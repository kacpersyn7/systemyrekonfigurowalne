==> flow/design.v <==
`timescale 1ns / 1ps
module vis_centroid
(
    input clk,
    input de,
    input h_sync,
    input v_sync,
    input [7:0] mask,
    input [10:0] x,
    input [10:0] y,
    output de_out,
    output h_sync_out,
    output v_sync_out,
    output [23:0] pixel_out
);
wire [7:0] o_red;
wire [7:0] o_gb;
reg [10:0] x_pos = 0;
reg [10:0] y_pos = 0;
wire eof;
reg prev_v_sync = 0;
reg h_sync_flag = 0;
always @(posedge clk)
begin
    if(v_sync == 1'b1)
    begin
        x_pos <= 0;
        y_pos <= 0;
    end
    if(h_sync == 1'b1)
    begin 
       h_sync_flag <= 0;
       x_pos <= 0;
       if(h_sync_flag == 1'b1)
            y_pos <= y_pos + 1;
    end
    if(de == 1'b1)
    begin
        h_sync_flag <= 1'b1;
        x_pos <= x_pos + 1;
    end
    prev_v_sync <= v_sync;
end
assign eof=(prev_v_sync==1'b0 && v_sync==1'b1)?1'b1:1'b0;
assign o_red=((x_pos==x || y_pos==y)?8'hff:mask);
assign o_gb=((x_pos==x || y_pos==y)?8'h00:mask);
assign pixel_out = {o_red, o_gb, o_gb};
assign de_out = de;
assign h_sync_out = h_sync;
assign v_sync_out = v_sync;
endmodule
Reports on vis_centroid
The steps from the RTL of vis_centroid to its reports follow in flow order.
Line numbers count from 1 in the design file above.
Operators: Yosys type, input widths -> output width; for muxes data width and select width s.
Cell names lack the library's common part.
{ "design": {"top_module": "vis_centroid", "clk_port": "clk", "library": "sky130hd", "lib_corner": "tt_025C_1v80"} }

Word-level counts
Source: Yosys, flattened and elaborated, memories not mapped. Widths are those after wreduce. Registers that Yosys merges into a memory's read port (data or address) are not register bits. Print and check cells do not count. Equal cells are merged and count once.
{ "classes": {"muxes": 8, "n_eq": 2, "add_sub_neg": 2, "reduce_and_logical": 2} }
{ "ops": {"columns": ["op", "n"], "rows": [
  ["$mux 11", 6],
  ["$add 11x1->11 const B", 2],
  ["$eq 11x11->1", 2],
  ["$mux 8", 2],
  ["$reduce_bool 3->1", 1],
  ["$logic_or 1x1->1", 1]
]} }
{ "bits": {"reg_bits": 23, "word_cells": 17, "output_inout_bits": 27} }

Longest topological paths
Yosys ltp: most cells in a row. Word level: on the elaborated netlist, between registers, memories and ports. Mapped: between sequential cells and ports; inverters and the memories' decode and read muxes count.
{ "depth": {"depth_word": 3, "ABC_AREA": 0, "mapped_depth": 6, "mapped_depth_nobuf": 5} }

After synthesis
Yosys stat after the flow's synthesis: flattened, memories mapped to cells. It holds for the ABC_AREA given above (unset counts as 0); a run with the other value may have another netlist.
{ "by_type": {"columns": ["cell_type", "n", "area_total_um2"], "rows": [
  ["edfxtp_1", 11, 330.317],
  ["dfxtp_1", 12, 240.23],
  ["xor2_1", 23, 201.443],
  ["buf_4", 11, 82.579],
  ["and3_1", 12, 75.072],
  ["and2_1", 11, 68.816],
  ["o21ai_0", 13, 65.062],
  ["or3_1", 10, 62.56],
  ["nand3_1", 11, 55.053],
  ["xnor2_1", 6, 52.55],
  ["nand2_1", 7, 26.275],
  ["ha_1", 2, 25.024],
  ["nand4_1", 4, 25.024],
  ["o31ai_1", 3, 22.522],
  ["a31oi_1", 3, 18.768],
  ["clkbuf_1", 5, 18.768],
  ["nor2_1", 5, 18.768],
  ["nor4_1", 3, 18.768]
]} }
Other cell types: 18; their cells: 25.
{ "mapped": {"mapped_cells": 177, "n_buf": 19, "yosys_area_um2": 1601.5, "ff_cells": 23, "seq_area_um2": 570.5} }

Worst setup path after synthesis
OpenSTA on the mapped netlist: ideal clock, no wires. The path of least setup slack (recovery checks aside). Input and output delay are each 20% of the period. Register names are those of the netlist, which keeps one name where synthesis merged equal registers.
{ "synth_timing": {"kind": "input to output", "from": "in y[8]", "to": "out pixel_out[10]", "t_arrival_ns": 1.708, "setup_slack_ns": 0.876, "period_ns": 3.23, "path_stages": 5, "path_delay_ns": 1.062, "t_first_pin_ns": 0.646, "path_buffers": 1, "synth_period_reached_ns": 2.354} }
"path_delay_ns" = arrival - input delay + setup time.
At an output port there is no setup time.
"path_stages" counts driving pins, that of a launching flip-flop among them; a cell with two outputs on the path counts twice.
"synth_period_reached_ns" is the clock period less the worst setup slack; recovery checks do not enter. This is arithmetic on one report: input and output delays are still those of the set period (20% each).
The rows between start and end are the longest chain of elaborated cells between them; the timing report does not say that the signal goes this way. Where chains are equally long, one stands for them.
Each line given opens the expression or statement behind the cell; cells for indexed reads and writes are added by Yosys, which also makes memories of some case tables.
{ "synth_between": {"cell_sequence": "xor2_1 -> nor4_1 -> nand4_1 -> and3_1 -> buf_4", "elab_chain_cells": 3, "cone_cells": 3, "cone_classes": "1 x eq/ne; 1 x mux; 1 x reduce/logical"} }
{ "synth_lines": {"columns": ["item", "line", "source"], "rows": [
  ["start: declaration", 10, "input [10:0] y,"],
  ["$eq 11x11->1", 46, "assign o_gb=((x_pos==x || y_pos==y)?8'h00:mask);"],
  ["$logic_or 1x1->1", 46, null],
  ["$mux 8", 46, null],
  ["end: declaration", 14, "output [23:0] pixel_out"]
]} }
Some nets on the timed path still bear RTL names; the line given drives or declares the net.
{ "synth_named_nets": {"columns": ["net", "line"], "rows": [
  ["pixel_out[2]", 46]
]} }

Worst path after layout
From the final timing report of flow run A: the path of least setup slack in the routed layout; clock arrival at registers is part of the times.
{ "layout_timing": {"kind": "input to output", "from": "in x[0]", "to": "out pixel_out[17]", "setup_slack_ns": 0.47, "path_stages": 7, "period_ns": 2.98, "path_buffers": 3, "t_arrival_ns": 1.92, "t_first_pin_ns": 0.60} }
The rows between start and end are the longest chain of elaborated cells between them; the timing report does not say that the signal goes this way. Where chains are equally long, one stands for them.
{ "layout_between": {"cell_sequence": "dlygate4sd2_1 -> xor2_2 -> nor4_4 -> and3_4 -> buf_4 -> or3_1 -> buf_2", "elab_chain_cells": 3, "cone_cells": 3, "cone_classes": "1 x eq/ne; 1 x mux; 1 x reduce/logical"} }
{ "layout_lines": {"columns": ["item", "line", "source"], "rows": [
  ["start: declaration", 9, "input [10:0] x,"],
  ["$eq 11x11->1", 45, "assign o_red=((x_pos==x || y_pos==y)?8'hff:mask);"],
  ["$logic_or 1x1->1", 45, null],
  ["$mux 8", 45, null],
  ["end: declaration", 14, "output [23:0] pixel_out"]
]} }

Subject: vis_centroid on sky130hd, stored results

Hello all,

Measured data: module vis_centroid, platform sky130hd, 2 stored runs of the flow under differing settings, order arbitrary. Input and output delays are each 20% of the period that was set; the output load is 0.01 pF.
"timing.worst_path_ns": the worst setup path's part of the clock period (all of it between registers, 20% less for each end at a port) less its slack. A launch clock that arrives late makes it longer, a capture clock that arrives late makes it shorter.
"power_total_mw" is the tool's figure for a default switching activity; nothing was simulated.
[
  {
    "run": "flow run A",
    "settings": { "period_ns": 2.98, "CORE_UTILIZATION": 52, "SETUP_SLACK_MARGIN": 0.8, "PLACE_DENSITY_LB_ADDON": 0.22, "HOLD_SLACK_MARGIN": -0.09, "ABC_AREA": 0, "CAP_MARGIN": 20, "SLEW_MARGIN": 0, "MAX_ROUTING_LAYER": "met4", "CORE_MARGIN": 2 },
    "results": { "setup_worst_slack_ns": 0.467, "final_hold_ws_ns": 0.522, "power_total_mw": 0.7469, "synthArea_um2": 1601.5, "final_stdcell_area_um2": 2359.8, "design_die_area_um2": 3539.7, "timing.worst_path_ns": 1.32, "worst_setup_path_type": "input to output" }
  },
  {
    "run": "flow run B",
    "settings": { "period_ns": 3.43, "CAP_MARGIN": 20, "CORE_MARGIN": 2, "CORE_UTILIZATION": 40, "SLEW_MARGIN": 20 },
    "results": { "setup_worst_slack_ns": 0.116, "final_hold_ws_ns": 0.500, "power_total_mw": 0.6590, "synthArea_um2": 1601.5, "final_stdcell_area_um2": 2209.6, "design_die_area_um2": 4525.9, "timing.worst_path_ns": 1.94, "worst_setup_path_type": "input to output" }
  }
]

Thanks
